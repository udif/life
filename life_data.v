==> flow/design.v <==
`timescale 1ns / 1ps
module life_data #
(
	parameter X=8,
	parameter Y=8,
	parameter LOG2X=3,
	parameter LOG2Y=3
) (
	input clk,
	input reset,
	input nxt_bit,
	input key_flip,
	input [LOG2X-1:0]cursor_x,
	input [LOG2Y-1:0]cursor_y,
	input pipe_out,
	output reg [(X*Y-1):0]data
);
reg [(X*Y-1):0]data_next;
reg key_flip_d;
always @(*)
begin
	data_next = {data[0], data[(X*Y-1):1]};
	if (nxt_bit)  
	begin
		data_next[(Y-1)*X-3] = pipe_out;
	end
	else if (key_flip_d && !key_flip)
		data_next[{cursor_y, cursor_x}] = !data_next[{cursor_y, cursor_x}];
end
always @(posedge clk)
begin
	key_flip_d  <= key_flip;
end
always @(posedge clk, negedge reset)
begin
	if (~reset)
		data <= {(X*Y){1'b0}};
	else
		data <= data_next;
end
endmodule
; From RTL to reports: life_data
; What the tools print for life_data, step after step.
; Line numbers count from 1 in the design file above.
; Not given: n/a
[inputs]
design = life_data
clock = clk
library = sky130hd
pvt_corner = tt_025C_1v80

; Word level
; Counts by Yosys on the flattened word-level netlist (proc, flatten, opt, wreduce; memories kept). Register bits leave out memories and registers merged into their read ports (data or address); mux counts leave out enables and synchronous resets folded into registers. Print and check cells are left out. Cells with the same type and inputs are merged into one.
[word_totals]
output_inout_bits = 64
ff_bits = 65
wordCells = 16
[op_classes]
n_mux = 4
reduce_and_logical = 3
n_addsub = 1
bitwise = 3
shift = 3
[ops]
columns = cell, count
row1 = variable shift 1 x 7 -> 64 bit, 1
row2 = variable shift 1 x 7 -> 64 bit with constant A, 1
row3 = indexed select 64 x 6 -> 1 bit, 1
row4 = AND 64 bit, 1
row5 = OR 64 bit, 1
row6 = NOT 64 bit, 1
row7 = 2-to-1 mux 64 bit, 1
row8 = 2-to-1 mux 53 bit, 1
row9 = 2-to-1 mux 10 bit, 1
row10 = negation 6 -> 7 bit, 1
row11 = zero test 1 bit, 2
row12 = logical AND 1 bit, 1
row13 = 2-to-1 mux 1 bit, 1

; Longest topological paths
; Longest topological path by Yosys (ltp), each cell counted once; first at word level (registers and memories cut), then after technology mapping (sequential cells cut; the memories' decode and read muxes count).
[logic_depth]
ltp_word = 7
ABC_AREA = 0
ltp_mapped = 12
depth_no_buf = 8

; After synthesis
; Source: synth_stat.txt of the flow (Yosys; design flattened, memories mapped). It holds for the ABC_AREA given above (unset counts as 0); a run with the other value may have another netlist.
[by_type]
columns = cell, count, type_area_um2
row1 = sky130_fd_sc_hd__dfrtp_1, 64, 1.6E+03
row2 = sky130_fd_sc_hd__o31ai_1, 44, 330.317
row3 = sky130_fd_sc_hd__mux2_2, 26, 292.781
row4 = sky130_fd_sc_hd__o21ai_0, 45, 225.216
row5 = sky130_fd_sc_hd__mux2i_1, 19, 190.182
row6 = sky130_fd_sc_hd__nand2_1, 44, 165.158
row7 = sky130_fd_sc_hd__ha_1, 4, 50.048
row8 = sky130_fd_sc_hd__o22ai_1, 8, 50.048
row9 = sky130_fd_sc_hd__a22oi_1, 6, 45.043
row10 = sky130_fd_sc_hd__buf_6, 4, 45.043
row11 = sky130_fd_sc_hd__clkbuf_1, 10, 37.536
row12 = sky130_fd_sc_hd__nand2b_1, 6, 37.536
row13 = sky130_fd_sc_hd__nor2b_1, 6, 37.536
row14 = sky130_fd_sc_hd__o2bb2ai_1, 4, 35.034
row15 = sky130_fd_sc_hd__buf_2, 6, 30.029
row16 = sky130_fd_sc_hd__a211oi_2, 2, 25.024
row17 = sky130_fd_sc_hd__a21oi_1, 5, 25.024
row18 = sky130_fd_sc_hd__and2_1, 4, 25.024
; Other cell types: 28; their cells: 52.
[mapped]
ff_cells = 65
sequential_area_um2 = 1621.6
mapped_cells = 359
synth_area_um2 = 3626.0
buffers = 23

; Worst setup path after synthesis
; Path of least setup slack by OpenSTA after synthesis, without wires, with an ideal clock, recovery checks aside; 20% of the period is set as input and as output delay. Where synthesis merged equal registers, the netlist keeps one of their names.
[synth_path]
path_type = in2reg
from = input cursor_x[0]
to = register data[38]
period_ps = 4270
stages = 11
delay_ps = 2374
launch_ps = 854
arrival_ps = 3094
path_slack_ps = 1042
in_delay_ps = 854
required_time_ps = 4136
synth_period_reached_ps = 3228
; "delay_ps" is the arrival time less input delay plus setup time.
; "stages" counts driving pins, that of a launching flip-flop among them; a cell with two outputs on the path counts twice.
; "synth_period_reached_ps" = period - worst setup slack (recovery checks aside). The figure is calculated, with input and output delays left at 20% of the set period.
; The rows between start and end are the longest chain of elaborated cells between them; the timing report does not say that the signal goes this way. Where chains are equally long, one stands for them.
; Each line given opens the expression or statement behind the cell; cells for indexed reads and writes are added by Yosys, which also makes memories of some case tables.
[synth_between]
path_cell_list = sky130_fd_sc_hd__buf_6 > sky130_fd_sc_hd__buf_2 > sky130_fd_sc_hd__buf_2 > sky130_fd_sc_hd__inv_1 > sky130_fd_sc_hd__ha_1 > sky130_fd_sc_hd__nor3b_1 > sky130_fd_sc_hd__xor2_1 > sky130_fd_sc_hd__a211oi_2 > sky130_fd_sc_hd__nand2_1 > sky130_fd_sc_hd__o21ai_0 > sky130_fd_sc_hd__o31ai_1
elab_chain_cells = 7
cells_between = 10
lines_between = 3
classes_between = 1 x add/sub; 3 x shift; 2 x mux; 3 x logic; 1 x reduce/logical
[synth_lines]
columns = item, line
row1 = from (decl), 13  ; input [LOG2X-1:0]cursor_x,
row2 = negation 6 -> 7 bit, 28  ; data_next[{cursor_y, cursor_x}] = !data_next[{cursor_y, cursor_x}];
row3 = variable shift 1 x 7 -> 64 bit, 28
row4 = NOT 64 bit, 28
row5 = AND 64 bit, 28
row6 = OR 64 bit, 28
row7 = 2-to-1 mux 64 bit, 27  ; else if (key_flip_d && !key_flip)
row8 = 2-to-1 mux 53 bit, 23  ; if (nxt_bit)
row9 = to (assign), 37  ; data <= {(X*Y){1'b0}};
row10 = to (assign), 39  ; data <= data_next;
row11 = to (decl), 16  ; output reg [(X*Y-1):0]data

; Path in the finished layout
; From the final timing report of run 1: the path of least setup slack in the routed layout; clock arrival at registers is part of the times.
; The report prints the path's times to 10 ps; the period is as set.
[layout_path]
path_type = in2reg
from = input cursor_x[0]
to = register data[49]
stages = 11
in_delay_ps = 630
path_slack_ps = 830
arrival_ps = 2570
launch_ps = 630
period_ps = 3170
required_time_ps = 3400
; The rows between start and end are the longest chain of elaborated cells between them; the timing report does not say that the signal goes this way. Where chains are equally long, one stands for them.
[layout_between]
path_cell_list = sky130_fd_sc_hd__buf_12 > sky130_fd_sc_hd__buf_12 > sky130_fd_sc_hd__buf_4 > sky130_fd_sc_hd__mux2_2 > sky130_fd_sc_hd__o22ai_1 > sky130_fd_sc_hd__o31ai_1 > sky130_fd_sc_hd__and4b_2 > sky130_fd_sc_hd__a31oi_4 > sky130_fd_sc_hd__buf_12 > sky130_fd_sc_hd__buf_6 > sky130_fd_sc_hd__o31ai_1
elab_chain_cells = 7
cells_between = 10
lines_between = 3
classes_between = 1 x add/sub; 3 x shift; 2 x mux; 3 x logic; 1 x reduce/logical
[layout_lines]
columns = item, line
row1 = from (decl), 13  ; input [LOG2X-1:0]cursor_x,
row2 = negation 6 -> 7 bit, 28  ; data_next[{cursor_y, cursor_x}] = !data_next[{cursor_y, cursor_x}];
row3 = variable shift 1 x 7 -> 64 bit, 28
row4 = NOT 64 bit, 28
row5 = AND 64 bit, 28
row6 = OR 64 bit, 28
row7 = 2-to-1 mux 64 bit, 27  ; else if (key_flip_d && !key_flip)
row8 = 2-to-1 mux 53 bit, 23  ; if (nxt_bit)
row9 = to (assign), 37  ; data <= {(X*Y){1'b0}};
row10 = to (assign), 39  ; data <= data_next;
row11 = to (decl), 16  ; output reg [(X*Y-1):0]data

; 2 stored runs of life_data in the flow (synthesis by Yosys, layout by OpenROAD, sky130hd cells), in arbitrary order. Constraints: input delay and output delay 20% of the set period each, output load 0.01 pF.
; "achieved_period_ps": clock period set for the run, less the worst setup slack. It is reckoned from that one timing run; input and output delays stay at 20% of the period that was set.

[run 1: settings]
period_ns = 3.17
SETUP_SLACK_MARGIN = 0.83
CAP_MARGIN = 20
CORE_MARGIN = 2
CORE_UTILIZATION = 40
SLEW_MARGIN = 20
[run 1: results]
utilization_pct = 62.0
die_footprint_um2 = 9842.6
achieved_period_ps = 2337
final_setup_ws_ps = 833
fin_tns_ps = 0
synthesis_area_um2 = 3626.0

[run 2: settings]
period_ns = 1.94
CORE_UTILIZATION = 33
PLACE_DENSITY_LB_ADDON = 0.25
HOLD_SLACK_MARGIN = 0.29
CORE_MARGIN = 3
CELL_PAD_IN_SITES_DETAIL_PLACEMENT = 0
GPL_ROUTABILITY_DRIVEN = 1
CAP_MARGIN = 5
MIN_ROUTING_LAYER = met1
SLEW_MARGIN = 20
[run 2: results]
utilization_pct = 57.5
die_footprint_um2 = 12281.1
achieved_period_ps = 2038
final_setup_ws_ps = -98
fin_tns_ps = -3529
synthesis_area_um2 = 3626.0
