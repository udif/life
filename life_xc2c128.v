==> flow/design.v <==
`timescale 1ns / 1ps
module life_cnt #
(
	parameter X=3'd8,
	parameter Y=3'd8,
	parameter LOG2X=3,
	parameter LOG2Y=3
) (
	input clk,
	input reset,
	input [2:0]keys,
	output reg nxt_bit,
	output reg cell_flip,
	output reg [(LOG2X+LOG2Y-1):0]cnt
);
reg nxt;
reg flip_detect;
wire last_cnt;
wire key_nxt  = (keys == 3'd6);
wire key_flip = (keys == 3'd5);
assign last_cnt = (cnt == {{(LOG2X+LOG2Y-1){1'b1}}, 1'b0});
always @(posedge clk, negedge reset)
begin
	if (~reset)
	begin
		nxt_bit <= 1'b0;
		nxt <= 1'b0;
		cnt <= {(LOG2X+LOG2Y){1'b0}};
	end
	else
	begin
		if (last_cnt)
			nxt_bit <= nxt;
		if (key_nxt)
			nxt <= 1'b1;
		else if (last_cnt)
			nxt <= 1'b0;
		cnt <= cnt + 1;
		if (cnt != {(LOG2X+LOG2Y){1'b1}})
			flip_detect <= flip_detect | key_flip;
		else
			flip_detect <= key_flip;
		cell_flip <= (flip_detect && (cnt == {(LOG2X+LOG2Y){1'b1}}));
	end
end
endmodule
`timescale 1ns / 1ps
module life_col #
(
	parameter X=3'd8,
	parameter Y=3'd8,
	parameter LOG2X=3,
	parameter LOG2Y=3
) (
	input clk,
	input reset,
	input [(X-1):0]top_row,
	input [(LOG2X+LOG2Y-1):0]cnt,
	output reg [Y-1:0]col
);
always @(posedge clk, negedge reset)
begin
	if (~reset)
		col <= {Y{1'b0}};
	else if (cnt[LOG2X-1:0] == {LOG2X{1'b0}})
		col <= top_row;
end
endmodule
`timescale 1ns / 1ps
module life_cursor #
(
	parameter X=3'd8,
	parameter Y=3'd8,
	parameter LOG2X=3,
	parameter LOG2Y=3
) (
	input clk,
	input reset,
	input [2:0]keys,
	input [(LOG2X+LOG2Y-1):0]cnt,
	output reg cell_flip,
	output reg [LOG2Y-1:0]cursor_y,
	output reg [LOG2X-1:0]cursor_x
);
wire key_down, key_up, key_left, key_right;
reg flip_detect;
assign key_down  = (keys == 3'd2);
assign key_up    = (keys == 3'd1);
assign key_left  = (keys == 3'd3);
assign key_right = (keys == 3'd4);
assign key_flip  = (keys == 3'd5);
always @(posedge clk, negedge reset)
begin
	if (~reset)
	begin
		cursor_y <= {LOG2Y{1'b0}};
		cursor_x <= {LOG2Y{1'b0}};
		flip_detect <= 1'b0;
	end
	else
	begin
		if (key_down)
			cursor_y <= cursor_y + 1;
		else if (key_up)
			cursor_y <= cursor_y - 1;
		if (key_left)
			cursor_x <= cursor_x + 1;
		else if (key_right)
			cursor_x <= cursor_x - 1;
		if (cnt != {(LOG2X+LOG2Y){1'b1}})
			flip_detect <= flip_detect | key_flip;
		else
			flip_detect <= key_flip;
		cell_flip <= (flip_detect && (cnt == {(LOG2X+LOG2Y){1'b1}}));
	end
end
endmodule
`timescale 1ns / 1ps
module life_data_high #
(
	parameter X=8,
	parameter Y=8,
	parameter HIGH_BITS=(X+3),  
	parameter LOG2X=3,
	parameter LOG2Y=3
) (
	input clk,
	input reset,
	input nxt_bit,
	input cell_flip,
	input [LOG2X-1:0]cursor_x,
	input [LOG2Y-1:0]cursor_y,
	input pipe_out,
	input data_low_lsb,
	output reg [(X*Y-1):(X*Y-HIGH_BITS)]data_high
);
reg [(X*Y-1):(X*Y-HIGH_BITS)]data_high_next;
always @(*)
begin
	data_high_next = {data_low_lsb, data_high[(X*Y-1):(X*Y-HIGH_BITS+1)]};
	if (nxt_bit)  
	begin
		data_high_next[(Y-1)*X-3] = pipe_out;
	end
	if (cell_flip)
		data_high_next[{cursor_y, cursor_x}] = !data_high_next[{cursor_y, cursor_x}];
end
always @(posedge clk, negedge reset)
begin
	if (~reset)
		data_high <= {HIGH_BITS{1'b0}};
	else
		data_high <= data_high_next;
end
endmodule
`timescale 1ns / 1ps
module life_data_low #
(
	parameter X=8,
	parameter Y=8,
	parameter HIGH_BITS=(X+3),  
	parameter LOG2X=3,
	parameter LOG2Y=3
) (
	input clk,
	input reset,
	input data_high_lsb,
	input cell_flip,
	input [LOG2X-1:0]cursor_x,
	input [LOG2Y-1:0]cursor_y,
	output reg [(X*Y-HIGH_BITS-1):0]data_low
);
reg [(X*Y-HIGH_BITS-1):0]data_low_next;
always @(*)
begin
	data_low_next = {data_high_lsb, data_low[(X*Y-HIGH_BITS-1):1]};
	if (cell_flip)
		data_low_next[{cursor_y, cursor_x}] = !data_low_next[{cursor_y, cursor_x}];
end
always @(posedge clk, negedge reset)
begin
	if (~reset)
		data_low <= {(X*Y-HIGH_BITS){1'b0}};
	else
		data_low <= data_low_next;
end
endmodule
`timescale 1ns / 1ps
module life_neighbour #
(
	parameter X=3'd8,
	parameter Y=3'd8,
	parameter LOG2X=3,
	parameter LOG2Y=3
) (
	input [(X*Y)-1:0]data,
	input [(LOG2X+LOG2Y-1):0]cnt,
	output c, l, r, u, d, lu, ld, ru, rd
 );
wire [LOG2X-1:0]x;
wire [LOG2Y-1:0]y;
assign c  = data[(X*Y-1)];
assign x  = cnt[(LOG2X-1):0];
assign y  = cnt[(LOG2Y-1+LOG2X):LOG2X];
assign r  = (x == (X-1)) ? 1'b0 : data[0];
assign l  = (x == 3'd0)  ? 1'b0 : data[(X*Y-2)];
assign d  = (y == (Y-1)) ? 1'b0 : data[(X-1)];
assign u  = (y == 3'd0)  ? 1'b0 : data[(X*(Y-1)-1)];
assign rd = ((x == (X-1)) || (y == (Y-1))) ? 1'b0 : data[X];
assign ld = ((x == 3'd0)  || (y == (Y-1))) ? 1'b0 : data[X-2];
assign ru = ((x == (X-1)) || (y == 3'd0))  ? 1'b0 : data[X*(Y-1)];
assign lu = ((x == 3'd0)  || (y == 3'd0))  ? 1'b0 : data[X*(Y-1)-2];
endmodule
`timescale 1ns / 1ps
module life_pipe #
(
	parameter X=3'd8,
	parameter Y=3'd8,
	parameter LOG2X=3,
	parameter LOG2Y=3
) (
	input clk,
	input reset,
	input new_data,
	output pipe_out
);
reg [X:0]pipe;
always @(posedge clk, negedge reset)
begin
	if (~reset)
		pipe <= {(X+1){1'b0}};
	else
		pipe <= {pipe[X-1:0], new_data};
end
assign pipe_out = pipe[X];
endmodule
`timescale 1ns / 1ps
module life_row #
(
	parameter X=3'd8,
	parameter Y=3'd8,
	parameter LOG2X=3,
	parameter LOG2Y=3
) (
	input clk,
	input reset,
	input [(LOG2X+LOG2Y-1):0]cnt,
	output reg [X-1:0]row
);
always @(posedge clk, negedge reset)
begin
	if (~reset)
		row <= {X{1'b0}};
	else
		row <= (1 << cnt[LOG2X+LOG2Y-1:LOG2Y]);
end
endmodule
`timescale 1ns / 1ps
module life_sum #
(
	parameter X=3'd8,
	parameter Y=3'd8,
	parameter LOG2X=3,
	parameter LOG2Y=3
) (
	output new_data,
	input c, l, r, u, d, lu, ld, ru, rd
);
wire [1:0]sum1, sum2, sum3;
wire [2:0]total;
assign sum1 = {1'b0, lu} + {1'b0, u} + {1'b0, ru};
assign sum2 = {1'b0, l}  +             {1'b0, r};
assign sum3 = {1'b0, ld} + {1'b0, d} + {1'b0, rd};
assign total = {1'b0, sum1} + {1'b0, sum2} + {1'b0, sum3};
assign new_data = (total == 3'd3) | (total == 3'd2) & c;
endmodule
`timescale 1ns / 1ps
module life #
(
	parameter X=8,
	parameter Y=8,
	parameter HIGH_BITS=(X+3),  
	parameter LOG2X=3,
	parameter LOG2Y=3
) (
	input clk,
	input reset,
        input [2:0]keys,
	output [X-1:0]row,
	output [Y-1:0]col
 );
wire new_data;
wire pipe_out;
wire c, l, r, u, d, lu, ld, ru, rd;
wire [(LOG2X+LOG2Y-1):0]cnt;
wire [(X*Y-1):0]data;
wire nxt_bit;
wire [LOG2X-1:0]cursor_x;
wire [LOG2Y-1:0]cursor_y;
life_data_low  #(
  .X(X),
  .Y(Y),
  .HIGH_BITS(HIGH_BITS),
  .LOG2X(LOG2X),
  .LOG2Y(LOG2Y)
) l_data_l (
	.clk(clk),
	.reset(reset),
	.cell_flip(cell_flip),
	.cursor_x(cursor_x),
	.cursor_y(cursor_y),
	.data_low(data[(X*Y-HIGH_BITS-1):0]),
	.data_high_lsb(data[(X*Y-HIGH_BITS)])
);
life_data_high  #(
  .X(X),
  .Y(Y),
  .HIGH_BITS(HIGH_BITS),
  .LOG2X(LOG2X),
  .LOG2Y(LOG2Y)
) l_data_h (
	.clk(clk),
	.reset(reset),
	.nxt_bit(nxt_bit),
	.cell_flip(cell_flip),
	.pipe_out(pipe_out),
	.cursor_x(cursor_x),
	.cursor_y(cursor_y),
	.data_low_lsb(data[0]),
	.data_high(data[(X*Y-1):(X*Y-HIGH_BITS)])
);
life_cursor  #(
  .X(X),
  .Y(Y),
  .LOG2X(LOG2X),
  .LOG2Y(LOG2Y)
) l_cursor (
	.clk(clk),
	.reset(reset),
	.keys(keys),
	.cursor_x(cursor_x),
	.cursor_y(cursor_y)
);
life_cnt  #(
  .X(X),
  .Y(Y),
  .LOG2X(LOG2X),
  .LOG2Y(LOG2Y)
) l_cnt (
	.clk(clk),
	.reset(reset),
	.keys(keys),
	.nxt_bit(nxt_bit),
	.cnt(cnt)
);
life_row  #(
  .X(X),
  .Y(Y),
  .LOG2X(LOG2X),
  .LOG2Y(LOG2Y)
) l_row (
	.clk(clk),
	.reset(reset),
	.cnt(cnt),
	.row(row)
);
life_col  #(
  .X(X),
  .Y(Y),
  .LOG2X(LOG2X),
  .LOG2Y(LOG2Y)
) l_col (
	.clk(clk),
	.reset(reset),
	.cnt(cnt),
	.top_row(data[X-1:0]),
	.col(col)
);
life_neighbour  #(
  .X(X),
  .Y(Y),
  .LOG2X(LOG2X),
  .LOG2Y(LOG2Y)
) l_n (
	.data(data),
	.cnt(cnt),
	.c(c), .l(l), .r(r), .u(u), .d(d),
	.lu(lu), .ld(ld), .ru(ru), .rd(rd)
);
life_sum  #(
  .X(X),
  .Y(Y),
  .LOG2X(LOG2X),
  .LOG2Y(LOG2Y)
) l_sum (
	.new_data(new_data),
	.c(c), .l(l), .r(r), .u(u), .d(d),
	.lu(lu), .ld(ld), .ru(ru), .rd(rd)
);
life_pipe  #(
  .X(X),
  .Y(Y),
  .LOG2X(LOG2X),
  .LOG2Y(LOG2Y)
) l_pipe (
	.clk(clk),
	.reset(reset),
	.new_data(new_data),
	.pipe_out(pipe_out)
);
endmodule
==> From RTL to reports: life <==
Tool output for the design above, in the order of the flow.
Lines are those of the file above, counted from 1.
Cell names lack the library's common part.
{ "setup": {"top": "life", "clock_port": "clk", "library": "sky130hd", "corner": "tt_025C_1v80"} }

==> Elaborated design <==
Counts by Yosys on the flattened word-level netlist (proc, flatten, opt, wreduce; memories kept). Register bits leave out memories and registers merged into their read ports (data or address). Print and check cells are left out.
{ "word_totals": {"clocked_rd_ports_x_width": 0, "input_bits": 5, "mem_bits_ro": 0, "register_bits": 103, "memories": 0, "elab_cells": 79, "output_inout_bits": 16, "ram_bits": 0, "latch_bits": 0} }
{ "classes": {"addsub": 16, "compare": 0, "n_shift": 7, "multipliers": 0, "muxes": 17, "eq_ne": 10, "bitwise": 8, "reduce_and_logical": 11, "div": 0} }
{ "ops": {"columns": ["operator", "count"], "rows": [
  ["variable shift 1 x 7 -> 53 bit", 1],
  ["variable shift 1 x 7 -> 53 bit with constant A", 1],
  ["AND 53 bit", 1],
  ["OR 53 bit", 1],
  ["indexed select 53 x 6 -> 1 bit", 1],
  ["inverter 53 bit", 1],
  ["2-to-1 mux 53 bit", 1],
  ["variable shift 1 x 32 -> 11 bit", 1],
  ["variable shift 1 x 32 -> 11 bit with constant A", 1],
  ["indexed select 11 x 32 -> 1 bit", 1],
  ["negator 7 -> 32 bit", 1],
  ["subtractor 6 x 6 -> 7 bit with constant B", 2],
  ["== test 3 x 2 -> 1 bit with constant B", 4],
  ["== test 3 bit with constant B", 4],
  ["2-to-1 mux 3 bit", 4],
  ["AND 11 bit", 1],
  ["OR 11 bit", 1],
  ["inverter 11 bit", 1],
  ["2-to-1 mux 11 bit", 1],
  ["2-to-1 mux 1 bit", 11],
  ["left shift 2 x 3 -> 8 bit with constant A", 1],
  ["negator 6 -> 7 bit", 1],
  ["adder 1 x 1 -> 2 bit", 3],
  ["nonzero test 2 bit", 3],
  ["adder 3 x 1 -> 3 bit with constant B", 2],
  ["subtractor 3 x 1 -> 3 bit with constant B", 2],
  ["zero test 3 bit", 2],
  ["adder 6 x 1 -> 6 bit with constant B", 1]
]} }
Not listed: further kinds 9, cells in them 14.

==> Depth <==
Longest topological path by Yosys (ltp), each cell counted once; first at word level (registers and memories cut), then after technology mapping (sequential cells cut; the memories' decode and read muxes count).
{ "depth": {"word_depth": 10, "ABC_AREA": 0, "depth_mapped": 14, "depth_no_buf": 13} }

==> After synthesis <==
The flow's flattened synthesis, as Yosys stat reports it; memories are mapped. The netlist is that of the ABC_AREA named above (0 if unset); the other value can give another one.
{ "by_type": {"columns": ["cell_type", "count", "area_total_um2"], "rows": [
  ["dfrtp_1", 97, 2.43E+03],
  ["mux2_2", 9, 101.347],
  ["fa_1", 4, 80.077],
  ["ha_1", 6, 75.072],
  ["nor3b_1", 5, 37.536],
  ["buf_6", 2, 22.522],
  ["inv_1", 5, 18.768],
  ["nor2b_1", 3, 18.768],
  ["and3b_1", 2, 17.517],
  ["nand3_4", 1, 17.517],
  ["xnor2_1", 2, 17.517],
  ["buf_4", 2, 15.014],
  ["mux2_4", 1, 15.014],
  ["nand2_1", 4, 15.014],
  ["nor2_1", 4, 15.014],
  ["nand3_1", 2, 10.01],
  ["o2bb2ai_1", 1, 8.758],
  ["xor2_1", 1, 8.758]
]} }
Other cell types: 7; their cells: 7.
{ "synth_totals": {"stdcells": 158, "ff_cells": 97, "buffers": 5, "sequential_area_um2": 2427.3, "area_um2": 2964.1} }
By module: a second synthesis without flattening, with its own total; a netlist apart from the flattened one above.
{ "unflattened": {"hier_cells": 578, "hier_area_um2": 6246.0} }
Each row is one instance without its submodules.
{ "by_module": {"columns": ["module", "instances", "area_um2", "n_cells", "seq_area_um2"], "rows": [
  ["life_data_low", 1, 2952.8, 279, 1326.3],
  ["life_data_high", 1, 1365.1, 153, 275.3],
  ["life_cursor", 1, 470.5, 42, 205.2],
  ["life_cnt", 1, 419.2, 31, 260.2],
  ["life_col", 1, 306.5, 17, 200.2],
  ["life_row", 1, 265.3, 16, 200.2],
  ["life_pipe", 1, 225.2, 9, 225.2],
  ["life_sum", 1, 152.6, 17, 0.0],
  ["life_neighbour", 1, 85.1, 13, 0.0],
  ["life", 1, 3.8, 1, 0.0]
]} }

==> Path before layout <==
OpenSTA on the mapped netlist: ideal clock, no wires. The path of least setup slack (recovery checks aside). Input and output delay are each 20% of the period. Register names are those of the netlist, which keeps one name where synthesis merged equal registers.
{ "synth_path": {"kind": "register to register", "start": "register l_cnt.cnt[1]", "end": "register l_pipe.pipe[0]", "delay_ns": 3.450, "driving_pins": 12, "period_ns": 4.99, "path_buffers": 0, "required_ns": 4.865, "setup_time_ns": 0.125, "arrival_ns": 3.325, "t_first_pin_ns": 0.000, "path_slack_ns": 1.540, "synth_period_reached_ns": 3.45} }
"delay_ns" = arrival - input delay + setup time.
"driving_pins" counts driving pins, that of a launching flip-flop among them; a cell with two outputs on the path counts twice.
"synth_period_reached_ns" is the clock period less the worst setup slack; recovery checks do not enter. This is arithmetic on one report: input and output delays are still those of the set period (20% each).
Between the ends stands the longest chain of elaborated cells between them, by number of cells; it is not shown to be the way that was timed. Of several equally long chains one is given.
Each line given opens the expression or statement behind the cell; cells for indexed reads and writes are added by Yosys, which also makes memories of some case tables.
{ "synth_via": {"cell_sequence": "dfrtp_1 ha_1 ha_1 nor3b_1 fa_1 fa_1 fa_1 ha_1 inv_1 fa_1 o22ai_1 a211oi_1", "elab_chain_len": 10, "cells_between": 23, "cone_classes": "add/sub: 7; eq/ne: 3; mux: 6; logic: 2; reduce/logical: 5"} }
{ "synth_lines": {"columns": ["item", "line_no", "source"], "rows": [
  ["from (decl)", 14, "output reg [(LOG2X+LOG2Y-1):0]cnt"],
  ["from (assign)", 28, "cnt <= {(LOG2X+LOG2Y){1'b0}};"],
  ["from (assign)", 38, "cnt <= cnt + 1;"],
  ["zero test 3 bit", 212, "assign lu = ((x == 3'd0)  || (y == 3'd0))  ? 1'b0 : data[X*(Y-1)-2];"],
  ["logical OR 1 bit", 212, null],
  ["2-to-1 mux 1 bit", 212, null],
  ["adder 1 x 1 -> 2 bit", 271, "assign sum1 = {1'b0, lu} + {1'b0, u} + {1'b0, ru};"],
  ["adder 2 x 1 -> 2 bit", 271, null],
  ["adder 2 x 2 -> 3 bit", 274, "assign total = {1'b0, sum1} + {1'b0, sum2} + {1'b0, sum3};"],
  ["adder 3 x 2 -> 3 bit", 274, null],
  ["== test 3 x 2 -> 1 bit", 275, "assign new_data = (total == 3'd3) | (total == 3'd2) & c;"],
  ["AND 1 bit", 275, null],
  ["OR 1 bit", 275, null],
  ["to (assign)", 231, "pipe <= {(X+1){1'b0}};"],
  ["to (assign)", 233, "pipe <= {pipe[X-1:0], new_data};"],
  ["to (decl)", 227, "reg [X:0]pipe;"]
]} }

==> Worst path after layout <==
Path of least setup slack in the final report of job 1 (OpenROAD, finished layout, wires in). Where an end is a register, its clock arrival counts in the times.
{ "layout_path": {"kind": "register to register", "start": "register l_cnt.cnt[0]", "end": "register l_pipe.pipe[0]", "path_buffers": 0, "t_first_pin_ns": 0.34, "required_ns": 4.88, "driving_pins": 13, "arrival_ns": 3.97, "path_slack_ns": 0.91, "setup_time_ns": 0.10, "period_ns": 4.64} }
Between the ends stands the longest chain of elaborated cells between them, by number of cells; it is not shown to be the way that was timed. Of several equally long chains one is given.
{ "layout_via": {"cell_sequence": "dfrtp_1 inv_1 ha_1 nand2b_1 nand2_1 nor2_1 fa_1 fa_1 fa_1 ha_1 inv_1 fa_1 a211oi_1", "elab_chain_len": 10, "cells_between": 23, "cone_classes": "add/sub: 7; eq/ne: 3; mux: 6; logic: 2; reduce/logical: 5"} }
{ "layout_lines": {"columns": ["item", "line_no", "source"], "rows": [
  ["from (decl)", 14, "output reg [(LOG2X+LOG2Y-1):0]cnt"],
  ["from (assign)", 28, "cnt <= {(LOG2X+LOG2Y){1'b0}};"],
  ["from (assign)", 38, "cnt <= cnt + 1;"],
  ["zero test 3 bit", 212, "assign lu = ((x == 3'd0)  || (y == 3'd0))  ? 1'b0 : data[X*(Y-1)-2];"],
  ["logical OR 1 bit", 212, null],
  ["2-to-1 mux 1 bit", 212, null],
  ["adder 1 x 1 -> 2 bit", 271, "assign sum1 = {1'b0, lu} + {1'b0, u} + {1'b0, ru};"],
  ["adder 2 x 1 -> 2 bit", 271, null],
  ["adder 2 x 2 -> 3 bit", 274, "assign total = {1'b0, sum1} + {1'b0, sum2} + {1'b0, sum3};"],
  ["adder 3 x 2 -> 3 bit", 274, null],
  ["== test 3 x 2 -> 1 bit", 275, "assign new_data = (total == 3'd3) | (total == 3'd2) & c;"],
  ["AND 1 bit", 275, null],
  ["OR 1 bit", 275, null],
  ["to (assign)", 231, "pipe <= {(X+1){1'b0}};"],
  ["to (assign)", 233, "pipe <= {pipe[X-1:0], new_data};"],
  ["to (decl)", 227, "reg [X:0]pipe;"]
]} }

Measured results for life: 2 stored runs of the Yosys and OpenROAD flow on sky130hd. The settings differ; the order carries no meaning. The constraints put input and output delay at 20% of the set period each and load the outputs with 0.01 pF.
By "achieved clock period (ns)" is meant the clock period of the run minus its worst setup slack. This is arithmetic on one report: input and output delays are still those of the set period (20% each).
"worst setup path time (ns)" is the time allowed to the run's worst setup path (the clock period less input and output delay, where it has them) less its slack. Clock arrival times count: a late capture clock shortens it, a late launch clock lengthens it.
By "finish__power__total" is meant OpenSTA's value without simulated activity: inputs other than the clock are taken to toggle once in ten clock periods, and the tool carries that through the logic.

settings of job 1
{
  "period_ns": 4.64,
  "CAP_MARGIN": 20,
  "CORE_MARGIN": 2,
  "CORE_UTILIZATION": 40,
  "SLEW_MARGIN": 20
}
report of job 1
yosys chip area after synthesis (um^2): 2964.1
finish__design__die__area: 8114.4
finish__design__instance__area__stdcell: 3438.3
finish__design__instance__utilization: 0.4766
finish__timing__setup__ws: 0.912
finish__timing__setup__tns: 0.000
finish__timing__hold__ws: 0.352
finish__power__total: 1.373e-03
achieved clock period (ns): 3.728
worst setup path time (ns): 3.73
worst setup path kind: register to register

settings of job 2
{
  "period_ns": 4.05,
  "CORE_UTILIZATION": 50,
  "SETUP_SLACK_MARGIN": 0.34,
  "PLACE_DENSITY": 0.51,
  "CORE_ASPECT_RATIO": 0.69,
  "CORE_MARGIN": 3,
  "TNS_END_PERCENT": 85,
  "GPL_ROUTABILITY_DRIVEN": 0,
  "MAX_ROUTING_LAYER": "met4",
  "CAP_MARGIN": 20,
  "SLEW_MARGIN": 20
}
report of job 2
yosys chip area after synthesis (um^2): 2964.1
finish__design__die__area: 6903.9
finish__design__instance__area__stdcell: 3434.5
finish__design__instance__utilization: 0.6208
finish__timing__setup__ws: 0.523
finish__timing__setup__tns: 0.000
finish__timing__hold__ws: 0.350
finish__power__total: 1.520e-03
achieved clock period (ns): 3.527
worst setup path time (ns): 3.53
worst setup path kind: register to register
